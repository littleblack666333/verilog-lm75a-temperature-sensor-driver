==> flow/design.v <==
module lm75a_driver(
    clk,
    rst_n,
    valid,
    sign,
    fractional,
    ones,
    tens,
    hundreds,
    scl,
    sda
);
    input clk;   
    input rst_n;   
    output valid;   
    output sign;   
    output [3:0] fractional;   
    output [3:0] ones;   
    output [3:0] tens;   
    output [3:0] hundreds;   
    output scl;   
    inout sda;   
    parameter DEVICE_ADDR = 8'b1001_000_1;   
    parameter READ_TIME = 32'd50_000_000;   
    parameter STEP_TIME = 9'd500;   
    localparam IDLE = 4'd0;
    localparam START = 4'd1;
    localparam TRANS_ADDR = 4'd2;
    localparam READ_MSB = 4'd3;
    localparam READ_LSB = 4'd4;
    localparam FINISH = 4'd5;
    wire clk;
    wire rst_n;
    reg valid;
    reg sign;
    reg [3:0] fractional;
    reg [3:0] ones;
    reg [3:0] tens;
    reg [3:0] hundreds;
    reg scl;
    wire sda;
    reg sda_dir;   
    wire sda_input;   
    reg sda_output;   
    reg [31:0] cnt_read;   
    reg read_flag;   
    reg [8:0] cnt_step;   
    reg en_cnt_step;   
    reg [3:0] cnt_bit;   
    reg en_cnt_bit;   
    reg [3:0] state;   
    reg [15:0] buff;   
    reg [7:0] data;   
    reg [7:0] data_temp;   
    integer i;   
    assign sda_input = sda;
    assign sda = sda_dir ? sda_output : 1'bz;
    always @(negedge rst_n or posedge clk) begin
        if (~rst_n) begin
            cnt_read <= 32'b0;
            read_flag <= 1'b0;
        end
        else if (cnt_read == READ_TIME - 1'b1) begin
            cnt_read <= 32'b0;
            read_flag <= 1'b1;
        end
        else begin
            cnt_read <= cnt_read + 1'b1;
            read_flag <= 1'b0;
        end
    end
    always @(negedge rst_n or posedge clk) begin
        if (~rst_n) begin
            cnt_step <= 9'b0;
        end
        else if (en_cnt_step) begin
            if (cnt_step == STEP_TIME - 1'b1) begin
                cnt_step <= 9'b0;
            end
            else begin
                cnt_step <= cnt_step + 1'b1;
            end
        end
        else begin   
            cnt_step <= 9'b0;
        end
    end
    always @(negedge rst_n or posedge clk) begin
        if (~rst_n) begin
            scl <= 1'b1;
        end
        else if (en_cnt_step)  begin
            if (cnt_step == STEP_TIME[8:1] - 1'b1) begin
                scl <= 1'b1;
            end
            else if (cnt_step == STEP_TIME - 1'b1) begin
                scl <= 1'b0;
            end
            else begin
                scl <= scl;
            end
        end
        else begin   
            scl <= 1'b1;
        end
    end
    always @(negedge rst_n or posedge clk) begin
        if (~rst_n) begin
            cnt_bit <= 4'b0;
        end
        else if (en_cnt_bit) begin
            if (cnt_step == STEP_TIME - 1'b1) begin
                if (cnt_bit == 4'd8) begin
                    cnt_bit <= 4'b0;
                end
                else begin
                    cnt_bit <= cnt_bit + 1'b1;
                end
            end
        end
        else begin   
            cnt_bit <= 4'b0;
        end
    end
    always @(negedge rst_n or posedge clk) begin
        if (~rst_n) begin
            valid <= 1'b0;
            sda_dir <= 1'b1;
            sda_output <= 1'b1;
            en_cnt_step <= 1'b0;
            en_cnt_bit <= 1'b0;
            state <= IDLE;
            buff <= 16'b0;
            data <= 8'b0;
            sign <= 1'b0;
        end
        else begin
            case (state)
                IDLE: begin   
                    valid <= 1'b0;
                    sda_dir <= 1'b1;
                    sda_output <= 1'b1;
                    en_cnt_step <= 1'b0;
                    en_cnt_bit <= 1'b0;
                    if (read_flag) begin   
                        en_cnt_step <= 1'b1;
                        state <= START;
                    end
                end
                START: begin   
                    if (cnt_step == STEP_TIME[8:1] - 1'b1) begin
                        sda_dir <= 1'b1;
                        sda_output <= 1'b0;
                    end
                    else if (cnt_step == STEP_TIME - 1'b1) begin
                        en_cnt_bit <= 1'b1;
                        state <= TRANS_ADDR;
                    end
                end
                TRANS_ADDR: begin   
                    if (cnt_step == STEP_TIME - 1'b1) begin   
                        if (cnt_bit == 4'd8) begin
                            if (sda_input == 1'b0) begin   
                                state <= READ_MSB;
                            end
                            else begin   
                                state <= IDLE;
                            end
                        end
                    end
                    if (cnt_bit < 4'd8) begin   
                        if (cnt_step == STEP_TIME[8:2] - 1'b1) begin
                            sda_dir <= 1'b1;
                            sda_output <= DEVICE_ADDR[4'd7 - cnt_bit];
                        end
                    end
                    else begin   
                        if (cnt_step == STEP_TIME[8:2] - 1'b1) begin
                            sda_dir <= 1'b0;
                        end
                    end
                end
                READ_MSB: begin   
                    if (cnt_step == STEP_TIME - 1'b1) begin
                        if (cnt_bit == 4'd8) begin
                            sda_dir <= 1'b0;
                            state <= READ_LSB;
                        end
                    end
                    if (cnt_bit < 4'd8) begin   
                        if (cnt_step == STEP_TIME[8:1] + STEP_TIME[8:2] - 1'b1) begin
                            buff <= {buff[14:0], sda_input};
                        end
                    end
                    else begin   
                        if (cnt_step == STEP_TIME[8:2] - 1'b1) begin
                            sda_dir <= 1'b1;
                            sda_output <= 1'b0;
                        end
                    end
                end
                READ_LSB: begin   
                    if (cnt_step == STEP_TIME - 1'b1) begin
                        if (cnt_bit == 4'd8) begin
                            state <= FINISH;
                        end
                    end
                    if (cnt_bit < 4'd8) begin   
                        if (cnt_step == STEP_TIME[8:1] + STEP_TIME[8:2] - 1'b1) begin
                            buff <= {buff[14:0], sda_input};
                        end
                    end
                    else begin   
                        if (cnt_step == STEP_TIME[8:2] - 1'b1) begin
                            sda_dir <= 1'b1;
                            sda_output <= 1'b1;
                        end
                    end
                end
                FINISH: begin   
                    if (cnt_step == STEP_TIME[8:2] - 1'b1) begin   
                        sda_dir <= 1'b1;
                        sda_output <= 1'b0;
                    end
                    else if (cnt_step == STEP_TIME[8:1] + STEP_TIME[8:2] - 1'b1) begin
                        sda_dir <= 1'b1;
                        sda_output <= 1'b1;
                    end
                    else if (cnt_step == STEP_TIME - 2'd2) begin   
                        if (buff[15] == 1'b0) begin   
                            data <= buff[14:7];
                        end
                        else begin   
                            data <= ~buff[14:7] + 1'b1;
                        end
                        sign <= buff[15];
                    end
                    else if (cnt_step == STEP_TIME - 1'b1) begin   
                        valid <= 1'b1;
                        en_cnt_step <= 1'b0;
                        state <= IDLE;
                    end
                end
                default: begin
                    valid <= 1'b0;
                    sda_dir <= 1'b1;
                    sda_output <= 1'b1;
                    en_cnt_step <= 1'b0;
                    en_cnt_bit <= 1'b0;
                    state <= IDLE;
                    buff <= 16'b0;
                    data <= 8'b0;
                    sign <= 1'b0;
                end
            endcase
        end
    end
    always @(data[0]) begin   
        case (data[0])
            1'b1: fractional = 4'd5;
            default: fractional = 4'd0;
        endcase
    end
    always @(data[7:1]) begin   
        ones = 4'd0;
        tens = 4'd0;
        hundreds = 4'd0;
        data_temp = {1'b0, data[7:1]};
        for (i = 0; i < 8; i = i + 1) begin
            if (ones >= 4'd5) begin
                ones = ones + 4'd3;
            end
            if (tens >= 4'd5) begin
                tens = tens + 4'd3;
            end
            if (hundreds >= 4'd5) begin
                hundreds = hundreds + 4'd3;
            end
            hundreds = {hundreds[2:0], tens[3]};
            tens = {tens[2:0], ones[3]};
            ones = {ones[2:0], data_temp[7 - i]};
        end
    end
endmodule
### Step by step through the tools: lm75a_driver

The steps from the RTL of lm75a_driver to its reports follow in flow order.
Lines are those of the file above, counted from 1.
The mark - stands for no value.

| inputs | value |
|---|---|
| top | lm75a_driver |
| clock port | clk |
| standard-cell library | sky130hd |
| corner | tt_025C_1v80 |

### After elaboration

Source: Yosys, flattened and elaborated, memories not mapped. Widths are those after wreduce. Registers that Yosys merges into a memory's read port (data or address) are not register bits. Print and check cells do not count.

| cells by class | value |
|---|---|
| magnitude comparators | 16 |
| mux-type cells | 86 |
| eq/ne operators | 39 |
| shift-type cells | 1 |
| reduce/logical cells | 13 |
| $add $sub $neg | 20 |
| bitwise logic cells | 5 |

Operators by type and width:

| operator | number |
|---|---|
| 4-bit two-way mux | 25 |
| 4-bit by 3-bit greater-or-equal comparator with 1-bit output with constant B | 12 |
| 2-bit != test with constant B | 21 |
| 4-bit by 2-bit adder with 4-bit output with constant B | 9 |
| 1-bit two-way mux | 35 |
| 32-bit by 1-bit adder with 32-bit output with constant B | 1 |
| 32-bit by 26-bit equality test with 1-bit output with constant B | 1 |
| 16-bit parallel mux with 2-bit select | 1 |
| 32-bit two-way mux | 1 |
| 16-bit two-way mux | 2 |
| 8-bit two-way mux | 4 |
| 9-bit equality test with constant B | 3 |
| 4-bit parallel mux with 6-bit select | 1 |
| 3-bit two-way mux | 7 |
| 9-bit two-way mux | 2 |
| 8-bit parallel mux with 2-bit select | 1 |
| 13-bit AND reduction | 1 |
| 4-bit OR reduction | 3 |
| 1-bit parallel mux with 5-bit select | 2 |
| 3-bit by 2-bit adder with 3-bit output with constant B | 3 |
| 9-bit by 1-bit adder with 9-bit output with constant B | 1 |
| 9-bit by 7-bit equality test with 1-bit output with constant B | 1 |
| 9-bit by 8-bit equality test with 1-bit output with constant B | 1 |
| 4-bit by 2-bit equality test with 1-bit output with constant B | 2 |
| 4-bit by 3-bit equality test with 1-bit output with constant B | 2 |
| 4-bit AND reduction | 2 |
| 8-bit by 1-bit adder with 8-bit output with constant B | 1 |
| 8-bit by 4-bit variable part select with 1-bit output with constant A | 1 |

Not listed: further kinds 23, cells in them 34.

| storage and ports | value |
|---|---|
| bits in registers | 81 |
| input bits | 2 |
| elaborated cells | 194 |

### Longest topological paths

Longest topological path by Yosys (ltp), each cell counted once; first at word level (registers and memories cut), then after technology mapping (sequential cells cut; the memories' decode and read muxes count).

| depth | value |
|---|---|
| word-level depth | 12 |
| ABC_AREA | 0 |
| depth in mapped cells | 19 |
| depth with buffers taken out | 18 |

### Netlist

Yosys stat after the flow's synthesis: flattened, memories mapped to cells. It holds for the ABC_AREA given above (unset counts as 0); a run with the other value may have another netlist.
Totals and module areas in this step are rounded.

Cells by type:

| type | number | total area (µm²) |
|---|---|---|
| sky130_fd_sc_hd__dfrtp_1 | 79 | 1.98E+03 |
| sky130_fd_sc_hd__nand2_1 | 83 | 311.549 |
| sky130_fd_sc_hd__xnor2_1 | 30 | 262.752 |
| sky130_fd_sc_hd__ha_1 | 16 | 200.192 |
| sky130_fd_sc_hd__nor2_1 | 51 | 191.434 |
| sky130_fd_sc_hd__xor2_1 | 19 | 166.41 |
| sky130_fd_sc_hd__o21ai_0 | 29 | 145.139 |
| sky130_fd_sc_hd__nand3_1 | 23 | 115.11 |
| sky130_fd_sc_hd__dfstp_2 | 3 | 78.826 |
| sky130_fd_sc_hd__inv_1 | 19 | 71.318 |
| sky130_fd_sc_hd__buf_4 | 8 | 60.058 |
| sky130_fd_sc_hd__and3_1 | 8 | 50.048 |
| sky130_fd_sc_hd__mux2i_1 | 5 | 50.048 |
| sky130_fd_sc_hd__clkbuf_1 | 13 | 48.797 |
| sky130_fd_sc_hd__a21oi_1 | 9 | 45.043 |
| sky130_fd_sc_hd__mux2_2 | 4 | 45.043 |
| sky130_fd_sc_hd__a22o_1 | 5 | 43.792 |
| sky130_fd_sc_hd__and4_1 | 5 | 43.792 |

Not listed: further types 48, cells in them 99.

| synthesis totals | value |
|---|---|
| flip-flops | 82 |
| standard cells after synthesis | 508 |
| sequential part of the area | 0.0021 mm² |
| buffer cells | 24 |
| mapped area | 0.0047 mm² |

### Worst setup path after synthesis

OpenSTA on the mapped netlist: ideal clock, no wires. The path of least setup slack (recovery checks aside). Input and output delay are each 20% of the period. Register names are those of the netlist, which keeps one name where synthesis merged equal registers.

| timing after synthesis | value |
|---|---|
| path kind | reg-to-output |
| from | register data[6] |
| to | output ones[3] |
| clock period | 9.45 ns |
| slack | 4.047 ns |
| output delay | 1.890 ns |
| delay of the path | 3.513 ns |
| path buffers | 1 |
| stages on the path | 18 |
| data arrival time | 3.513 ns |
| synthesis period reached | 5.403 ns |

"delay of the path" = arrival - input delay + setup time.
A path that ends at an output port has no setup time.
"stages on the path" counts driving pins, that of a launching flip-flop among them; a cell with two outputs on the path counts twice.
"synthesis period reached" = period - worst setup slack (recovery checks aside). The figure is calculated, with input and output delays left at 20% of the set period.
Between the ends stands the longest chain of elaborated cells between them, by number of cells; it is not shown to be the way that was timed. Of several equally long chains one is given.
Each line given opens the expression or statement behind the cell; cells for indexed reads and writes are added by Yosys, which also makes memories of some case tables.
At most two assigning lines are given for a register; there are more.

| between the ends, after synthesis | value |
|---|---|
| cells stage by stage | sky130_fd_sc_hd__dfrtp_1 > sky130_fd_sc_hd__buf_6 > sky130_fd_sc_hd__inv_1 > sky130_fd_sc_hd__ha_1 > sky130_fd_sc_hd__o21ai_1 > sky130_fd_sc_hd__xnor2_1 > sky130_fd_sc_hd__ha_1 > sky130_fd_sc_hd__nand2b_1 > sky130_fd_sc_hd__a32oi_4 > sky130_fd_sc_hd__xnor2_2 > sky130_fd_sc_hd__inv_2 > sky130_fd_sc_hd__ha_1 > sky130_fd_sc_hd__inv_1 > sky130_fd_sc_hd__nor2_1 > sky130_fd_sc_hd__o311ai_2 > sky130_fd_sc_hd__o21ai_0 > sky130_fd_sc_hd__a21boi_1 > sky130_fd_sc_hd__o32ai_1 |
| length of the longest elaborated chain | 10 |

RTL lines, path after synthesis:

| what | RTL line | RTL |
|---|---|---|
| start: declaration | 53 | `reg [7:0] data;` |
| start: assignment | 231 | `data <= buff[14:7];` |
| start: assignment | 234 | `data <= ~buff[14:7] + 1'b1;` |
| 4-bit by 2-bit adder with 4-bit output | 271 | `ones = ones + 4'd3;` |
| 4-bit two-way mux | 270 | `if (ones >= 4'd5) begin` |
| 4-bit by 3-bit greater-or-equal comparator with 1-bit output | 270 |  |
| 4-bit two-way mux | 270 |  |
| 4-bit by 3-bit greater-or-equal comparator with 1-bit output | 270 |  |
| 4-bit two-way mux | 270 |  |
| 4-bit by 3-bit greater-or-equal comparator with 1-bit output | 270 |  |
| 4-bit two-way mux | 270 |  |
| 4-bit by 2-bit adder with 4-bit output | 271 |  |
| 4-bit two-way mux | 270 |  |
| end: declaration | 18 | `output [3:0] ones;` |

### Timing after layout

From the final timing report of stored run 1: the path of least setup slack in the routed layout; clock arrival at registers is part of the times.

| timing after layout | value |
|---|---|
| path kind | reg-to-output |
| from | register data[6] |
| to | output tens[0] |
| path buffers | 1 |
| output delay | 0.58 ns |
| stages on the path | 17 |
| clock period | 2.91 ns |
| data arrival time | 3.37 ns |
| slack | -1.05 ns |

Between the ends stands the longest chain of elaborated cells between them, by number of cells; it is not shown to be the way that was timed. Of several equally long chains one is given.
At most two assigning lines are given for a register; there are more.

| between the ends, after layout | value |
|---|---|
| cells stage by stage | sky130_fd_sc_hd__dfrtp_1 > sky130_fd_sc_hd__inv_4 > sky130_fd_sc_hd__ha_4 > sky130_fd_sc_hd__o21ai_4 > sky130_fd_sc_hd__xnor2_4 > sky130_fd_sc_hd__ha_2 > sky130_fd_sc_hd__nand2b_4 > sky130_fd_sc_hd__a32oi_4 > sky130_fd_sc_hd__xnor2_2 > sky130_fd_sc_hd__inv_2 > sky130_fd_sc_hd__ha_4 > sky130_fd_sc_hd__nor2_4 > sky130_fd_sc_hd__nor3b_4 > sky130_fd_sc_hd__or4_1 > sky130_fd_sc_hd__o2111ai_2 > sky130_fd_sc_hd__xnor2_2 > sky130_fd_sc_hd__buf_2 |
| length of the longest elaborated chain | 10 |

RTL lines, path after layout:

| what | RTL line | RTL |
|---|---|---|
| start: declaration | 53 | `reg [7:0] data;` |
| start: assignment | 231 | `data <= buff[14:7];` |
| start: assignment | 234 | `data <= ~buff[14:7] + 1'b1;` |
| 4-bit by 2-bit adder with 4-bit output | 271 | `ones = ones + 4'd3;` |
| 4-bit two-way mux | 270 | `if (ones >= 4'd5) begin` |
| 4-bit by 3-bit greater-or-equal comparator with 1-bit output | 270 |  |
| 4-bit two-way mux | 270 |  |
| 4-bit by 3-bit greater-or-equal comparator with 1-bit output | 270 |  |
| 4-bit two-way mux | 270 |  |
| 4-bit by 3-bit greater-or-equal comparator with 1-bit output | 270 |  |
| 4-bit two-way mux | 270 |  |
| 4-bit by 2-bit adder with 4-bit output | 271 |  |
| 4-bit two-way mux | 270 |  |
| end: declaration | 19 | `output [3:0] tens;` |

Settings and measured results of 2 stored flow runs for module lm75a_driver (sky130hd), not sorted in any way. The constraints put input and output delay at 20% of the set period each and load the outputs with 0.01 pF.
"reached clock period" is the run's clock period less its worst setup slack. It is reckoned from that one timing run; input and output delays stay at 20% of the period that was set.
"worst path time" = time allowed to the worst setup path (clock period - input delay - output delay, where it has them) - its slack; a late launch clock adds to it, a late capture clock takes from it.
"total power after layout" is the tool's figure for a default switching activity; nothing was simulated.
Measured values are rounded.

#### Stored run 1

| setting | value |
|---|---|
| period_ns | `2.91` |
| CORE_UTILIZATION | `52` |
| SETUP_SLACK_MARGIN | `0.6` |
| PLACE_DENSITY_LB_ADDON | `0.12` |
| CORE_MARGIN | `4` |
| CELL_PAD_IN_SITES_GLOBAL_PLACEMENT | `2` |
| TNS_END_PERCENT | `80` |
| ABC_AREA | `0` |
| MAX_ROUTING_LAYER | `met5` |
| CAP_MARGIN | `20` |
| SLEW_MARGIN | `20` |

| result | value |
|---|---|
| chip area in the Yosys report | 0.0047 mm² |
| overall die area | 0.011 mm² |
| standard-cell area after layout | 0.0056 mm² |
| post-layout utilization | 64% |
| smallest setup slack | -1.0 ns |
| setup TNS | -7.8 ns |
| total power after layout | 1900 uW |
| reached clock period | 3.957 ns |
| worst path time | 3.37 ns |
| class of the worst setup path | reg-to-output |

#### Stored run 2

| setting | value |
|---|---|
| period_ns | `3.57` |
| CORE_UTILIZATION | `20` |
| SETUP_SLACK_MARGIN | `0.73` |
| PLACE_DENSITY_LB_ADDON | `0.3` |
| CORE_ASPECT_RATIO | `1.02` |
| CELL_PAD_IN_SITES_GLOBAL_PLACEMENT | `2` |
| CELL_PAD_IN_SITES_DETAIL_PLACEMENT | `1` |
| CTS_CLUSTER_SIZE | `61` |
| CTS_CLUSTER_DIAMETER | `255` |
| CAP_MARGIN | `0` |
| SLEW_MARGIN | `0` |
| MIN_ROUTING_LAYER | `met1` |
| CORE_MARGIN | `2` |

| result | value |
|---|---|
| chip area in the Yosys report | 0.0047 mm² |
| overall die area | 0.025 mm² |
| standard-cell area after layout | 0.006 mm² |
| post-layout utilization | 26% |
| smallest setup slack | -0.46 ns |
| setup TNS | -3.5 ns |
| total power after layout | 2000 uW |
| reached clock period | 4.034 ns |
| worst path time | 3.32 ns |
| class of the worst setup path | reg-to-output |
